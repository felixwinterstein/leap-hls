==> flow/design.v <==
`timescale 1ns / 1ps
module bus_bridge
    #(
         parameter DATA_WIDTH = 32,
         parameter ADDR_WIDTH = 32
    )
    (
        input clk,
        input rst_n,
        output rsp_empty_n,    
        output rsp_full_n,
        input req_write,
        input req_din,
        input rsp_read,
        input [ADDR_WIDTH-1:0] address,
        input [31:0] size,
        input [DATA_WIDTH-1:0] dataout,
        output reg [DATA_WIDTH-1:0] datain,
        output writeReq,
        output [DATA_WIDTH-1:0] writeReq_data,
        output [ADDR_WIDTH-1:0] writeReq_addr,
        input writeAck,
        output readReq,
        output [ADDR_WIDTH-1:0] readReq_addr,
        input readAck,
        input [DATA_WIDTH-1:0] readReq_data
    );
    reg [1:0] state;
    parameter free=0, mem_request=1, bus_write=2, bus_read=3;    
    parameter FIFO_WIDTH = DATA_WIDTH + ADDR_WIDTH + 1;
    wire [FIFO_WIDTH-1:0] request_fifo_din;
    wire [FIFO_WIDTH-1:0] request_fifo_dout;
    wire request_fifo_rd_en;
    wire request_fifo_full;
    wire request_fifo_emp;    
    wire request_fifo_valid;
    wire write_request;
    wire read_request;
    wire [ADDR_WIDTH-1:0] req_address;
    wire [DATA_WIDTH-1:0] req_data; 
    wire bus_write_done;
    wire bus_read_done;       
    always @(posedge clk) begin
         if ( ~rst_n ) begin
             state = free;
         end else begin
             case (state)
                 free: 
                     if ( req_write )                    
                         state = mem_request;
                 mem_request: 
                     if ( write_request )
                         state = bus_write;
                     else if ( read_request )
                         state = bus_read;
                 bus_write: 
                     if ( bus_write_done ) begin
                         if ( ~request_fifo_emp )
                             state = mem_request;
                         else
                             state = free;
                     end
                 bus_read: 
                     if ( bus_read_done ) begin
                         if ( ~request_fifo_emp )
                             state = mem_request;
                         else
                             state = free;
                     end                
                 default : state = free;  
             endcase        
         end
     end  
    assign request_fifo_rd_en = ( state == mem_request && request_fifo_valid == 1'b0 ) ? 1'b1 : 1'b0;
    assign request_fifo_din = {req_din, dataout, address};    
    fifo #(
        .DATA_WIDTH( FIFO_WIDTH ),
        .LOG2_DEPTH( 3 )
    )
    fifo_U(
        .clk( clk ),
        .rst_n( rst_n ),        
        .din ( request_fifo_din ),
        .wr_en ( req_write ),
        .rd_en ( request_fifo_rd_en ),
        .dout ( request_fifo_dout ),
        .full ( request_fifo_full ),
        .empty ( request_fifo_emp ),
        .valid ( request_fifo_valid )               
    );    
    assign write_request = request_fifo_dout[DATA_WIDTH+ADDR_WIDTH] & request_fifo_valid;
    assign read_request = ~request_fifo_dout[DATA_WIDTH+ADDR_WIDTH] & request_fifo_valid;    
    assign req_address = request_fifo_dout[ADDR_WIDTH-1:0];
    assign req_data = request_fifo_dout[DATA_WIDTH+ADDR_WIDTH-1:ADDR_WIDTH];
    assign bus_write_done = ( state == bus_write && writeAck == 1'b1 ) ? 1'b1 : 1'b0;
    assign bus_read_done = ( state == bus_read && readAck == 1'b1 ) ? 1'b1 : 1'b0;
    always @(posedge clk) begin
        if ( bus_read_done )
            datain = readReq_data;
    end  
    assign rsp_empty_n = (state == free ) ? 1'b1 : 1'b0;
    assign rsp_full_n = (state == free) ? 1'b1 : 1'b0;
    assign writeReq =  write_request;
    assign writeReq_addr = req_address;
    assign writeReq_data = req_data;
    assign readReq = read_request;
    assign readReq_addr = req_address;
endmodule
`timescale 1ns / 1ps
module fifo
   #(
      parameter DATA_WIDTH = 8,
      parameter LOG2_DEPTH = 3 
   )   
   (
      input clk,
      input rst_n,
      input [DATA_WIDTH-1:0]  din,
      input wr_en,
      input rd_en,
      output reg [DATA_WIDTH-1:0] dout,
      output full,
      output empty,
      output reg valid
   );
    parameter MAX_COUNT = 2**LOG2_DEPTH;
    reg   [LOG2_DEPTH-1 : 0]   rd_ptr;
    reg   [LOG2_DEPTH-1 : 0]   wr_ptr;
    reg   [DATA_WIDTH-1 : 0]   mem[MAX_COUNT-1 : 0];    
    reg   [LOG2_DEPTH : 0]     depth_cnt;
    always @(posedge clk) begin
        if(~rst_n) begin
            wr_ptr <= 'h0;
            rd_ptr <= 'h0;
        end  
        else begin
            if(wr_en)
                wr_ptr <= wr_ptr+1;            
            if(rd_en)
                rd_ptr <= rd_ptr+1;
        end  
    end 
    assign empty= (depth_cnt=='h0);
    assign full = (depth_cnt==MAX_COUNT);
    always @(posedge clk) begin
        if (wr_en)
            mem[wr_ptr] <= din;
    end  
    always @(posedge clk) begin
        if (~rst_n) begin
            dout <= 'h0;
            valid <= 1'b0;
        end else begin
            if (rd_en)
                valid <= 1'b1;
            else
                valid <= 1'b0;
            dout <= mem[rd_ptr];            
        end
    end
    always @(posedge clk) begin
        if (~rst_n)
            depth_cnt <= 'h0;
        else begin
            case({rd_en,wr_en})
                2'b10    :  depth_cnt <= depth_cnt-1;
                2'b01    :  depth_cnt <= depth_cnt+1;
            endcase
        end  
    end  
endmodule
# Tool chain data of bus_bridge
# The steps from the RTL of bus_bridge to its reports follow in flow order.
# Line numbers count from 1 in the design file above.
# Cell names lack the library's common part.
# The mark n/a stands for no value.
# setup
top_module	bus_bridge
clock_port	clk
cell_library	sky130hd
lib_corner	tt_025C_1v80

# Elaborated design
# Source: Yosys, flattened and elaborated, memories not mapped. Widths are those after wreduce. Registers that Yosys merges into a memory's read port (data or address) are not register bits. Print and check cells do not count. Equal cells are merged and count once.
# Memory sizes are those after Yosys's memory passes, which may raise the word count (mostly to a power of two), join words into wider ones and drop unused or constant bits.
# word_totals
register_bits	45
ram_bits	520
clocked_rd_ports_x_width	65
mem_count	1
output_inout_bits	132
# op_classes
addsub	4
eq_ne	9
muxes	16
bitwise	4
n_reduce_logical	8
# mem_list
name	words	word_bits	rd	wr	line	source
fifo_U.mem	8	65	1	1	129	reg   [DATA_WIDTH-1 : 0]   mem[MAX_COUNT-1 : 0];
# ops
operator	n
65-bit two-way mux	1
2-bit two-way mux	5
4-bit parallel mux with 2-bit select	1
2-bit parallel mux with 4-bit select	1
1-bit two-way mux	7
2-bit == test (second input constant)	3
2-bit != test (second input constant)	3
3-bit by 1-bit adder with 3-bit output (second input constant)	2
2-bit by 1-bit == test with 1-bit output (second input constant)	2
4-bit by 1-bit adder with 4-bit output (second input constant)	1
4-bit by 1-bit subtractor with 4-bit output (second input constant)	1
4-bit zero test	1
4-bit AND reduction	1
1-bit logical AND	3
3-bit != test (second input constant)	1
3-bit two-way mux	1
1-bit bitwise AND	2
1-bit inverter	2
2-bit zero test	1
2-bit nonzero test	1
1-bit zero test	1

# Depth
# Longest topological path by Yosys (ltp), each cell counted once; first at word level (registers and memories cut), then after technology mapping (sequential cells cut; the memories' decode and read muxes count).
# logic_depth
depth_word	5
abc_area	0
depth_mapped	10

# Synthesis result
# Source: synth_stat.txt of the flow (Yosys; design flattened, memories mapped). It holds for the ABC_AREA given above (unset counts as 0); a run with the other value may have another netlist.
# The area totals of this step are shown rounded.
# by_type
cell_type	n	type_area_um2
edfxtp_1	552	1.66E+04
mux4_2	130	2.93E+03
dfxtp_1	80	1.6E+03
buf_4	97	728.198
mux2i_1	69	690.662
nor2b_1	70	437.92
buf_6	11	123.869
buf_2	19	95.091
and2_1	11	68.816
ha_1	5	62.56
clkbuf_1	16	60.058
nand2b_1	7	43.792
xnor2_1	4	35.034
nand2_1	7	26.275
nor2_1	7	26.275
fa_1	1	20.019
xor2_1	2	17.517
a21oi_1	3	15.014
# Other cell types: 10; their cells: 19.
# synth_totals
cells	1110
area_mm2	0.0237
flip_flops	632
buffers	147
# By module: a second synthesis without flattening, with its own total; a netlist apart from the flattened one above.
# unflattened
hier_cells	1043
area_unflattened_mm2	0.0232
# Rows give one instance, submodules left out.
# by_module
module	instances	n_cells	area_mm2
fifo	1	957	0.0218
bus_bridge	1	86	0.0014

# Path before layout
# Source: OpenSTA report_checks on the synthesized netlist (no wires, ideal clock, input and output delay 20% of the period each), path of least setup slack; recovery checks are left aside. Register names are those of the netlist, which keeps one name where synthesis merged equal registers.
# synth_timing
kind	input -> register
from	input port req_write
to	memory fifo_U.mem[0][0]
clock_period_ns	11.8
in_delay_ns	2.360
setup_time_ns	0.568
t_first_pin_ns	2.360
arrival_time_ns	7.150
required_ns	11.232
setup_slack_ns	4.082
delay_ns	5.358
driving_pins	3
period_less_setup_slack_ns	7.718
# "delay_ns" = arrival - input delay + setup time.
# "driving_pins": output pins that drive a net of the path, with the launching flip-flop's if there is one; two outputs of one cell count as two.
# "period_less_setup_slack_ns" = period - worst setup slack (recovery checks aside). The figure is calculated, with input and output delays left at 20% of the set period.
# Between the ends stands the longest chain of elaborated cells between them, by number of cells; it is not shown to be the way that was timed. Of several equally long chains one is given.
# A line is the first line of the expression or statement that the cell stems from. Yosys adds cells for indexed reads and writes and turns some case tables into memories.
# Only ways into the end's enable, where the timed path ends, are counted here.
# synth_via
cell_sequence	clkbuf_1 nand2b_1 nor3_1
elab_chain_cells	1
cells_between	2
cone_lines	1
cone_classes	2 x mux
# synth_lines
item	line	source
from (decl)	12	input req_write,
3-bit two-way mux	146	if (wr_en)
to (decl)	129	reg   [DATA_WIDTH-1 : 0]   mem[MAX_COUNT-1 : 0];

# Timing after layout
# From the final timing report of run 1: the path of least setup slack in the routed layout; clock arrival at registers is part of the times.
# layout_timing
kind	input -> register
from	input port req_write
to	memory fifo_U.mem[7][24]
clock_period_ns	6.97
in_delay_ns	1.39
setup_time_ns	0.33
t_first_pin_ns	1.39
arrival_time_ns	3.56
required_ns	7.24
setup_slack_ns	3.68
driving_pins	5
# Between the ends stands the longest chain of elaborated cells between them, by number of cells; it is not shown to be the way that was timed. Of several equally long chains one is given.
# Only ways into the end's enable, where the timed path ends, are counted here.
# layout_via
cell_sequence	clkdlybuf4s50_1 buf_4 nand2_1 nor2_4 buf_12
elab_chain_cells	1
cells_between	2
cone_lines	1
cone_classes	2 x mux
# layout_lines
item	line	source
from (decl)	12	input req_write,
3-bit two-way mux	146	if (wr_en)
to (decl)	129	reg   [DATA_WIDTH-1 : 0]   mem[MAX_COUNT-1 : 0];

# Below are 2 stored runs of the flow (Yosys, OpenROAD; platform sky130hd) on bus_bridge, each with its settings and what was measured, unordered. Constraints: input delay and output delay 20% of the set period each, output load 0.01 pF.
# "worst_path_allowed_less_slack_ns" = time allowed to the worst setup path (clock period - input delay - output delay, where it has them) - its slack; a late launch clock adds to it, a late capture clock takes from it.
# "fin_power_uw": no workload was simulated; the value follows from the tool's default switching activity.
# Values from the reports are rounded here.
# A setting shown as . is not set for that run.
run name	period_ns	CAP_MARGIN	CORE_MARGIN	CORE_UTILIZATION	SLEW_MARGIN	SETUP_SLACK_MARGIN	PLACE_DENSITY_LB_ADDON	CORE_ASPECT_RATIO	CELL_PAD_IN_SITES_DETAIL_PLACEMENT	TNS_END_PERCENT	ABC_AREA	GPL_TIMING_DRIVEN	MIN_ROUTING_LAYER	worst_path_allowed_less_slack_ns	worst_path_kind	utilization_pct	timing.hold.ws_ns	synthesis_area_mm2	die_footprint_mm2	fin_power_uw	setup_worst_slack_ns
run 1	6.97	20	2	40	20	.	.	.	.	.	.	.	.	1.90	input -> register	48.6	0.469	0.0237	0.0611	8510	3.68
run 2	8.68	20	2	60	20	1.98	0.26	0.93	1	10	1	1	met1	2.67	input -> register	70.6	0.531	0.0256	0.0443	7010	4.27
